==> flow/design.v <==
`timescale 1ns / 1ps
`default_nettype none
module regs(
	input			clk,
	input [15:0]		ASUM,
	input [15:0]		BSUM,		 
	input			ASEL,		 
	input [3:0]		LEV,		 
	input [6:0]		MIR6_0,		 
	input [15:0]		IB_in,		 
	input			AEN,		 
	input			HKL,		 
	input			HSEL,		 
	input			HX,		 
	input			RLD,		 
	input			RKL,		 
	input			CPCLR,		 
	input			CPLD,		 
	input			CPKL,		 
	input [7:0]		STS,		 
	input			WSCR,
	output reg [15:0]	R,
	output [15:0]		IB_ut,		 
	output reg [15:0]	AA,
	output reg [15:0]	BB
);
	wire [15:0]	SUM;
	reg [15:0]	CP;
	wire [15:0]	h;
	(* ram_style = "DISTRIBUTED" *)
	reg [15:0]	D[15:0], B[15:0], L[15:0], A[15:0], T[15:0],
		X[15:0], RSP[15:0], rSTS[15:0], rSCR[15:0];
	always @(posedge clk) begin
		if (WSCR)
			rSCR[LEV] <= SUM;
	end
	wire [15:0]	rd = D[LEV];
	wire [15:0]	rb = B[LEV];
	wire [15:0]	rl = L[LEV];
	wire [15:0]	ra = A[LEV];
	wire [15:0]	rt = T[LEV];
	wire [15:0]	rx = X[LEV];
	wire [15:0]	sp = RSP[LEV];
	wire [15:0]	ssts = rSTS[LEV];
	wire [15:0]	scr = rSCR[LEV];
	always @(*) begin
		case (MIR6_0[3:0])
		4'd00: AA = 16'd0;
		4'd01: AA = rd;
		4'd02: AA = CP;
		4'd03: AA = rb;
		4'd04: AA = rl;
		4'd05: AA = ra;
		4'd06: AA = rt;
		4'd07: AA = rx;
		4'd08: AA = { 8'b0, STS };
		4'd09: AA = h;
		4'd10: AA = 16'd0;	 
		4'd11: AA = h;
		4'd12: AA = scr;
		4'd13: AA = R;
		4'd14: AA = sp;
		4'd15: AA = ssts;
		endcase
	end
	always @(*) begin
		case (MIR6_0[6:4])
		3'd00: BB = 16'd0;
		3'd01: BB = rd;
		3'd02: BB = CP;
		3'd03: BB = rb;
		3'd04: BB = rl;
		3'd05: BB = ra;
		3'd06: BB = rt;
		3'd07: BB = rx;
		endcase
	end
	reg [15:0]	H;
	always @(posedge clk)	 
		if (HKL)
			H <= IB_in;
	wire [15:0]	hline = HKL ? IB_in : H;
	assign 		h = HSEL ? hline : {16{HX}};
	always @(posedge clk) begin
		if (CPCLR)
			CP <= 0;
		else if (CPLD && CPKL)
			CP <= SUM;
		else if (CPKL)
			CP <= CP + 1;
	end
	always @(posedge clk) begin
		if (CPCLR)
			R <= 0;
		else if (RLD && RKL)
			R <= 0;	 
		else if (RKL)
			R <= R + 1;
	end
	assign IB_ut = AEN ? AA : 16'b0;	 
	assign SUM = ASEL ? BSUM : ASUM;
endmodule
Step by step through the tools: regs:

The steps from the RTL of regs to its reports follow in flow order.
Line numbers count from 1 in the design file above.
Operators: Yosys type, input widths -> output width; for muxes data width and select width s.
Cell names lack the library's common part.
A cell with n/a has no value.

* design top: regs
* clock port: clk
* standard-cell library: sky130hd
* timing corner: tt_025C_1v80

After elaboration:

Counts by Yosys on the flattened word-level netlist (proc, flatten, opt, wreduce; memories kept). Register bits leave out memories and registers merged into their read ports (data or address). Print and check cells are left out. Cells with the same type and inputs are merged into one.
Yosys's memory passes give these memory sizes; they may raise the number of words (mostly to a power of two), join words into wider ones and drop unused or constant bits.

* memory bits (writable): 256
* memories kept: 1
* bits of input ports: 79
* bits in registers: 48

* muxes and demuxes: 11
* equal/unequal tests: 22
* add/subtract/negate cells: 2
* reductions and logical operators: 8

Memories
* rSCR: words 16, bits a word 16, read ports 1, wr ports 1, RTL line 32 `X[15:0], RSP[15:0], rSTS[15:0], rSCR[15:0];`

Operators by type and width (number)
* $pmux 16 s14: 1
* $pmux 16 s8: 1
* $mux 16: 7
* $add 16x1->16 const B: 2
* $eq 4x4->1 const B: 8
* $eq 4x3->1 const B: 4
* $eq 3x3->1 const B: 4
* $eq 4x2->1 const B: 2
* $reduce_or 2->1: 3
* $eq 3x2->1 const B: 2
* $eq 4x1->1 const B: 1
* $logic_not 4->1: 1
* $mux 4: 1
* $eq 3x1->1 const B: 1
* $logic_not 3->1: 1
* $logic_and 1x1->1: 2
* $reduce_bool 2->1: 1
* $mux 1: 1

Depth:

Longest topological path by Yosys (ltp), each cell counted once; first at word level (registers and memories cut), then after technology mapping (sequential cells cut; the memories' decode and read muxes count).

* word-level depth: 4
* ABC_AREA: 0
* mapped depth: 7
* mapped depth without buffers: 6

Synthesis result:

Source: synth_stat.txt of the flow (Yosys; design flattened, memories mapped). It holds for the ABC_AREA given above (unset counts as 0); a run with the other value may have another netlist.

Cell types
* edfxtp_1: number 256, area in all 7.69E+03 um^2
* mux2i_1: number 128, area in all 1.28E+03 um^2
* dfxtp_1: number 48, area in all 960.922 um^2
* a22oi_1: number 69, area in all 517.997 um^2
* mux2_2: number 29, area in all 326.563 um^2
* nand3_1: number 45, area in all 225.216 um^2
* nor2_1: number 60, area in all 225.216 um^2
* a21oi_1: number 32, area in all 160.154 um^2
* and2_1: number 19, area in all 118.864 um^2
* o22ai_1: number 19, area in all 118.864 um^2
* a31oi_1: number 17, area in all 106.352 um^2
* buf_2: number 21, area in all 105.101 um^2
* buf_4: number 14, area in all 105.101 um^2
* xor2_1: number 11, area in all 96.342 um^2
* nand2_1: number 24, area in all 90.086 um^2
* mux4_2: number 3, area in all 67.565 um^2
* o21ai_0: number 13, area in all 65.062 um^2
* clkbuf_1: number 17, area in all 63.811 um^2

Not listed: further types 36, cells in them 103.

* standard cells after synthesis: 928
* flip-flop cells: 304
* buffer cells: 57
* sequential part of the area: 8648.3 um^2
* chip area (Yosys): 13090.1 um^2

Timing after synthesis:

Path of least setup slack by OpenSTA after synthesis, without wires, with an ideal clock, recovery checks aside; 20% of the period is set as input and as output delay. Where synthesis merged equal registers, the netlist keeps one of their names.

* path type: input -> register
* start point: in LEV[3]
* end point: mem rSCR[0][0]
* slack: 0.489 ns
* arrival: 2.452 ns
* launch time at the first pin: 0.670 ns
* stages on the path: 3
* clock period: 3.35 ns
* path buffers: 1
* path delay: 2.191 ns
* required time: 2.941 ns
* setup time: 0.409 ns
* synthesis period reached: 2.861 ns

"path delay" is the arrival time less input delay plus setup time.
"stages on the path": output pins that drive a net of the path, with the launching flip-flop's if there is one; two outputs of one cell count as two.
"synthesis period reached" is the clock period less the worst setup slack; recovery checks do not enter. This is arithmetic on one report: input and output delays are still those of the set period (20% each).
The rows between start and end are the longest chain of elaborated cells between them; the timing report does not say that the signal goes this way. Where chains are equally long, one stands for them.
A line is the first line of the expression or statement that the cell stems from. Yosys adds cells for indexed reads and writes and turns some case tables into memories.

* cell sequence: buf_2 > or3b_2 > nor3_1
* cells in the longest elaborated chain: 1
* elaborated cells between the ends (all ways): 1
* RTL lines with such cells: 1
* those cells by class: mux (1)

RTL lines, path post-synthesis
* from (decl): RTL line 8 `input [3:0] LEV,`
* $mux 4: RTL line 34 `if (WSCR)`
* to (decl): RTL line 32 `X[15:0], RSP[15:0], rSTS[15:0], rSCR[15:0];`

Path in the finished layout:

From the final timing report of stored run 1: the path of least setup slack in the routed layout; clock arrival at registers is part of the times.

* path type: input -> output
* start point: in LEV[3]
* end point: out IB_ut[0]
* slack: 0.06 ns
* required time: 3.16 ns
* stages on the path: 9
* clock period: 3.95 ns
* launch time at the first pin: 0.79 ns
* output delay: 0.79 ns
* arrival: 3.10 ns
* path buffers: 5

The rows between start and end are the longest chain of elaborated cells between them; the timing report does not say that the signal goes this way. Where chains are equally long, one stands for them.
A memory read counts as a cell of the chain, while the word-level depth stops at memories.

* cell sequence: dlygate4sd2_1 > buf_4 > nor2b_4 > buf_4 > buf_12 > a22oi_1 > nand3_1 > a31oi_1 > clkdlybuf4s50_1
* cells in the longest elaborated chain: 3
* elaborated cells between the ends (all ways): 3
* RTL lines with such cells: 3
* those cells by class: mux (2); memory (1)

RTL lines, path post-layout
* from (decl): RTL line 8 `input [3:0] LEV,`
* $mem_v2 16x16: RTL line 32 `X[15:0], RSP[15:0], rSTS[15:0], rSCR[15:0];`
* $pmux 16 s14: RTL line 47 `case (MIR6_0[3:0])`
* $mux 16: RTL line 100 `assign IB_ut = AEN ? AA : 16'b0;`
* to (decl): RTL line 23 `output [15:0] IB_ut,`

Appendix: measured runs

2 stored runs of regs in the flow (synthesis by Yosys, layout by OpenROAD, sky130hd cells), in arbitrary order. Constraints: input delay and output delay 20% of the set period each, output load 0.01 pF.
"achieved clock period" is the run's clock period less its worst setup slack. It is reckoned from that one timing run; input and output delays stay at 20% of the period that was set.
"worst path time": the worst setup path's part of the clock period (all of it between registers, 20% less for each end at a port) less its slack. A launch clock that arrives late makes it longer, a capture clock that arrives late makes it shorter.

### Stored run 1

==> flow/run.sh <==
#!/bin/bash
# the make line also repeats the synthesis and layout settings of config.mk as NAME=value (left out here)
make -C /OpenROAD-flow-scripts/flow DESIGN_CONFIG=/design/flow/config.mk WORK_HOME=/design/flow/orfs CLKGATE_MAP_FILE= finish
==> flow/config.mk <==
export PLATFORM = sky130hd
export DESIGN_NAME = regs
export DESIGN_NICKNAME = regs
export VERILOG_FILES = /design/flow/design.v
export SDC_FILE = /design/flow/constraint.sdc
export NUM_CORES = 4
export LEC_CHECK = 0
export CAP_MARGIN = 20
export CORE_MARGIN = 2
export CORE_UTILIZATION = 51
export CTS_CLUSTER_DIAMETER = 233
export CTS_CLUSTER_SIZE = 45
export MAX_ROUTING_LAYER = met4
export PLACE_DENSITY = 0.51
export SLEW_MARGIN = 20
export TNS_END_PERCENT = 45
==> flow/constraint.sdc <==
create_clock -name core_clock -period 3.95 [get_ports {clk}]
set_input_delay 0.7900 -clock core_clock [delete_from_list [all_inputs] [get_ports {clk}]]
set_output_delay 0.7900 -clock core_clock [all_outputs]
set_load 0.01 [all_outputs]

Results of stored run 1:
- Summed negative setup slack: 0.000 ns
- Full die area: 26964.9 um^2
- Worst slack on setup checks: 0.065 ns
- Standard-cell area after layout: 15760.1 um^2
- Worst path time: 2.31 ns
- Worst setup path type: input -> output
- Achieved clock period: 3.885 ns
- Netlist area reported by Yosys: 13090.1 um^2

### Stored run 2

==> flow/run.sh <==
#!/bin/bash
# the make line also repeats the synthesis and layout settings of config.mk as NAME=value (left out here)
make -C /OpenROAD-flow-scripts/flow DESIGN_CONFIG=/design/flow/config.mk WORK_HOME=/design/flow/orfs CLKGATE_MAP_FILE= finish
==> flow/config.mk <==
export PLATFORM = sky130hd
export DESIGN_NAME = regs
export DESIGN_NICKNAME = regs
export VERILOG_FILES = /design/flow/design.v
export SDC_FILE = /design/flow/constraint.sdc
export NUM_CORES = 4
export LEC_CHECK = 0
export CAP_MARGIN = 20
export CORE_MARGIN = 2
export CORE_UTILIZATION = 32
export SLEW_MARGIN = 20
==> flow/constraint.sdc <==
create_clock -name core_clock -period 2.76 [get_ports {clk}]
set_input_delay 0.5520 -clock core_clock [delete_from_list [all_inputs] [get_ports {clk}]]
set_output_delay 0.5520 -clock core_clock [all_outputs]
set_load 0.01 [all_outputs]

Results of stored run 2:
- Summed negative setup slack: 0.000 ns
- Full die area: 42541.1 um^2
- Worst slack on setup checks: 0.046 ns
- Standard-cell area after layout: 17987.3 um^2
- Worst path time: 1.61 ns
- Worst setup path type: input -> output
- Achieved clock period: 2.714 ns
- Netlist area reported by Yosys: 13090.1 um^2
